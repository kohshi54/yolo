==> flow/design.v <==
module Convolution3x3 (
    input clk,               
    input rst_n,             
    input [2:0][2:0][7:0] input_patch,  
    input [2:0][2:0][7:0] kernel,       
    input [7:0] bias,        
    output reg [9:0] output_pixel   
);
    always @(posedge clk or negedge rst_n) begin
        if (!rst_n) begin
            output_pixel <= 10'b0;
        end else begin
            output_pixel[7:0] = 
                input_patch[0][0] * kernel[0][0] + 
                input_patch[0][1] * kernel[0][1] + 
                input_patch[0][2] * kernel[0][2] +
                input_patch[1][0] * kernel[1][0] + 
                input_patch[1][1] * kernel[1][1] + 
                input_patch[1][2] * kernel[1][2] +
                input_patch[2][0] * kernel[2][0] + 
                input_patch[2][1] * kernel[2][1] + 
                input_patch[2][2] * kernel[2][2];
            output_pixel[7:0] = output_pixel[7:0] + bias[7:0];
        end
    end
endmodule
# From RTL to reports: Convolution3x3
# The steps from the RTL of Convolution3x3 to its reports follow in flow order.
# Line numbers count from 1 in the design file above.
# Cell names lack the library's common part.
# A cell with n/a has no value.
# setup
top	Convolution3x3
clock	clk
library	sky130hd
pvt_corner	tt_025C_1v80

# After elaboration
# Yosys after proc, flatten, opt, wreduce and memory -nomap, before mapping. Enables and synchronous resets that opt folds into registers are not counted as muxes. Memory bits, and registers merged into a memory's read port (data or address), are not among the register bits. Print and check cells are not counted. Equal cells are merged and count once.
# word_totals
output_inout_bits	10
ff_bits	8
in_bits	154
# op_classes
add_sub_neg	9
mul	9
# op_table
op	count
multiplier 8 x 8 -> 8 bit	9
adder 8 bit	9

# Logic depth
# Longest topological path by Yosys (ltp), each cell counted once; first at word level (registers and memories cut), then after technology mapping (sequential cells cut; the memories' decode and read muxes count).
# logic_depth
ltp_word	10
abc_area	0
mapped_depth	26
mapped_depth_nobuf	26

# Mapped cells and area
# Yosys stat after the flow's synthesis: flattened, memories mapped to cells. It holds for the ABC_AREA given above (unset counts as 0); a run with the other value may have another netlist.
# Totals and module areas in this step are rounded.
# synth_totals
buf_cells	2
cells	1046
ff_cells	8
area_um2	9480
sequential_area_um2	200
# types
cell_type	count	type_area_um2
fa_1	178	3.56E+03
ha_1	144	1.8E+03
and2_1	169	1.06E+03
xnor2_1	112	980.941
inv_1	245	919.632
nand2_1	155	581.808
dfrtp_1	8	200.192
xor2_1	22	192.685
xnor3_1	6	135.13
a21o_1	2	15.014
buf_4	2	15.014
a21oi_1	2	10.01
conb_1	1	3.754

# Timing after synthesis
# OpenSTA on the mapped netlist: ideal clock, no wires. The path of least setup slack (recovery checks aside). Input and output delay are each 20% of the period. Register names are those of the netlist, which keeps one name where synthesis merged equal registers.
# synth_timing
kind	input port to flip-flop
from	input port kernel
to	register output_pixel[7]
path_stages	26
path_buffers	0
arrival_time_ns	9.694
path_delay_ns	6.948
period_ns	14.4
setup_ns	0.134
slack_ns	4.573
period_less_setup_slack_ns	9.827
# "path_delay_ns" is the arrival time less input delay plus setup time.
# "path_stages": output pins that drive a net of the path, with the launching flip-flop's if there is one; two outputs of one cell count as two.
# "period_less_setup_slack_ns" is the clock period less the worst setup slack; recovery checks do not enter. This is arithmetic on one report: input and output delays are still those of the set period (20% each).
# An end named without its bit number is one bit of that signal or, where synthesis recoded a state register, one of its new flip-flops.
# Between the ends stands the longest chain of elaborated cells between them, by number of cells; it is not shown to be the way that was timed. Of several equally long chains one is given.
# A line is the first line of the expression or statement that the cell stems from. Yosys adds cells for indexed reads and writes and turns some case tables into memories.
# At most two assigning lines are given for a register; there are more.
# synth_via
path_cell_list	and2_1 -> fa_1 -> inv_1 -> fa_1 -> inv_1 -> fa_1 -> inv_1 -> fa_1 -> inv_1 -> fa_1 -> inv_1 -> fa_1 -> inv_1 -> fa_1 -> fa_1 -> fa_1 -> inv_1 -> fa_1 -> inv_1 -> ha_1 -> a21o_1 -> a21oi_1 -> xnor2_1 -> xnor2_1 -> xnor2_1 -> xnor3_1
elab_chain_len	10
cells_between	10
lines_between	2
classes_between	9 x add/sub; 1 x mul
# synth_rtl
element	line_no	rtl
start, declared	5	input [2:0][2:0][7:0] kernel,
multiplier 8 x 8 -> 8 bit	14	input_patch[0][0] * kernel[0][0] +
adder 8 bit (8 in a row)	14
adder 8 bit	23	output_pixel[7:0] = output_pixel[7:0] + bias[7:0];
end, assigned	13	output_pixel[7:0] =
end, assigned	23
end, declared	7	output reg [9:0] output_pixel

# Path in the finished layout
# From the final timing report of flow run A: the path of least setup slack in the routed layout; clock arrival at registers is part of the times.
# layout_timing
kind	input port to flip-flop
from	input port input_patch
to	register output_pixel[7]
period_ns	8.7
path_stages	21
arrival_time_ns	8.63
slack_ns	0.17
setup_ns	0.13
path_buffers	1
# An end named without its bit number is one bit of that signal or, where synthesis recoded a state register, one of its new flip-flops.
# Between the ends stands the longest chain of elaborated cells between them, by number of cells; it is not shown to be the way that was timed. Of several equally long chains one is given.
# At most two assigning lines are given for a register; there are more.
# layout_via
path_cell_list	clkdlybuf4s50_1 -> nand2_1 -> fa_1 -> fa_1 -> fa_1 -> inv_1 -> fa_1 -> fa_1 -> fa_1 -> fa_1 -> fa_1 -> fa_1 -> inv_1 -> fa_2 -> inv_2 -> ha_4 -> a21oi_4 -> xnor2_2 -> xnor2_2 -> xnor2_1 -> xnor3_1
elab_chain_len	10
cells_between	10
lines_between	3
classes_between	9 x add/sub; 1 x mul
# layout_rtl
element	line_no	rtl
start, declared	4	input [2:0][2:0][7:0] input_patch,
multiplier 8 x 8 -> 8 bit	15	input_patch[0][1] * kernel[0][1] +
adder 8 bit (8 in a row)	14	input_patch[0][0] * kernel[0][0] +
adder 8 bit	23	output_pixel[7:0] = output_pixel[7:0] + bias[7:0];
end, assigned	13	output_pixel[7:0] =
end, assigned	23
end, declared	7	output reg [9:0] output_pixel

2 stored runs of Convolution3x3 in the flow (synthesis by Yosys, layout by OpenROAD, sky130hd cells), in arbitrary order. Constraints: input delay and output delay 20% of the set period each, output load 0.01 pF.
"achieved_clock_period_ns" is the run's clock period less its worst setup slack. It is reckoned from that one timing run; input and output delays stay at 20% of the period that was set.
"worst_path_ns" is the time allowed to the run's worst setup path (the clock period less input and output delay, where it has them) less its slack. Clock arrival times count: a late capture clock shortens it, a late launch clock lengthens it.
The measured numbers are rounded.

Flow run A, flow files:
==> flow/run.sh <==
#!/bin/bash
# the make line also repeats the synthesis and layout settings of config.mk as NAME=value (left out here)
make -C /OpenROAD-flow-scripts/flow DESIGN_CONFIG=/design/flow/config.mk WORK_HOME=/design/flow/orfs CLKGATE_MAP_FILE= finish
==> flow/config.mk <==
export PLATFORM = sky130hd
export DESIGN_NAME = Convolution3x3
export DESIGN_NICKNAME = Convolution3x3
export VERILOG_FILES = /design/flow/design.v
export SDC_FILE = /design/flow/constraint.sdc
export NUM_CORES = 4
export LEC_CHECK = 0
export CAP_MARGIN = 10
export CORE_MARGIN = 2
export CORE_UTILIZATION = 52
export CTS_CLUSTER_DIAMETER = 137
export HOLD_SLACK_MARGIN = -0.04
export MIN_ROUTING_LAYER = met1
export SLEW_MARGIN = 20
==> flow/constraint.sdc <==
create_clock -name core_clock -period 8.7 [get_ports {clk}]
set_input_delay 1.7400 -clock core_clock [delete_from_list [all_inputs] [get_ports {clk}]]
set_output_delay 1.7400 -clock core_clock [all_outputs]
set_load 0.01 [all_outputs]

==> results of flow run A, as CSV <==
result,value
fin_util_pct,70.0
ws_setup_ns,0.167
tns_ns,0.000
worst_path_ns,6.79
worst_setup_path_type,"input port to flip-flop"
total_die_area_um2,19300
achieved_clock_period_ns,8.533
synthArea_um2,9480
finalCellArea_um2,12500

Flow run B, flow files:
==> flow/run.sh <==
#!/bin/bash
# the make line also repeats the synthesis and layout settings of config.mk as NAME=value (left out here)
make -C /OpenROAD-flow-scripts/flow DESIGN_CONFIG=/design/flow/config.mk WORK_HOME=/design/flow/orfs CLKGATE_MAP_FILE= finish
==> flow/config.mk <==
export PLATFORM = sky130hd
export DESIGN_NAME = Convolution3x3
export DESIGN_NICKNAME = Convolution3x3
export VERILOG_FILES = /design/flow/design.v
export SDC_FILE = /design/flow/constraint.sdc
export NUM_CORES = 4
export LEC_CHECK = 0
export CAP_MARGIN = 20
export CORE_MARGIN = 2
export CORE_UTILIZATION = 40
export SLEW_MARGIN = 20
==> flow/constraint.sdc <==
create_clock -name core_clock -period 15.8 [get_ports {clk}]
set_input_delay 3.1600 -clock core_clock [delete_from_list [all_inputs] [get_ports {clk}]]
set_output_delay 3.1600 -clock core_clock [all_outputs]
set_load 0.01 [all_outputs]

==> results of flow run B, as CSV <==
result,value
fin_util_pct,49.5
ws_setup_ns,5.05
tns_ns,0.000
worst_path_ns,7.59
worst_setup_path_type,"input port to flip-flop"
total_die_area_um2,24900
achieved_clock_period_ns,10.745
synthArea_um2,9480
finalCellArea_um2,11600
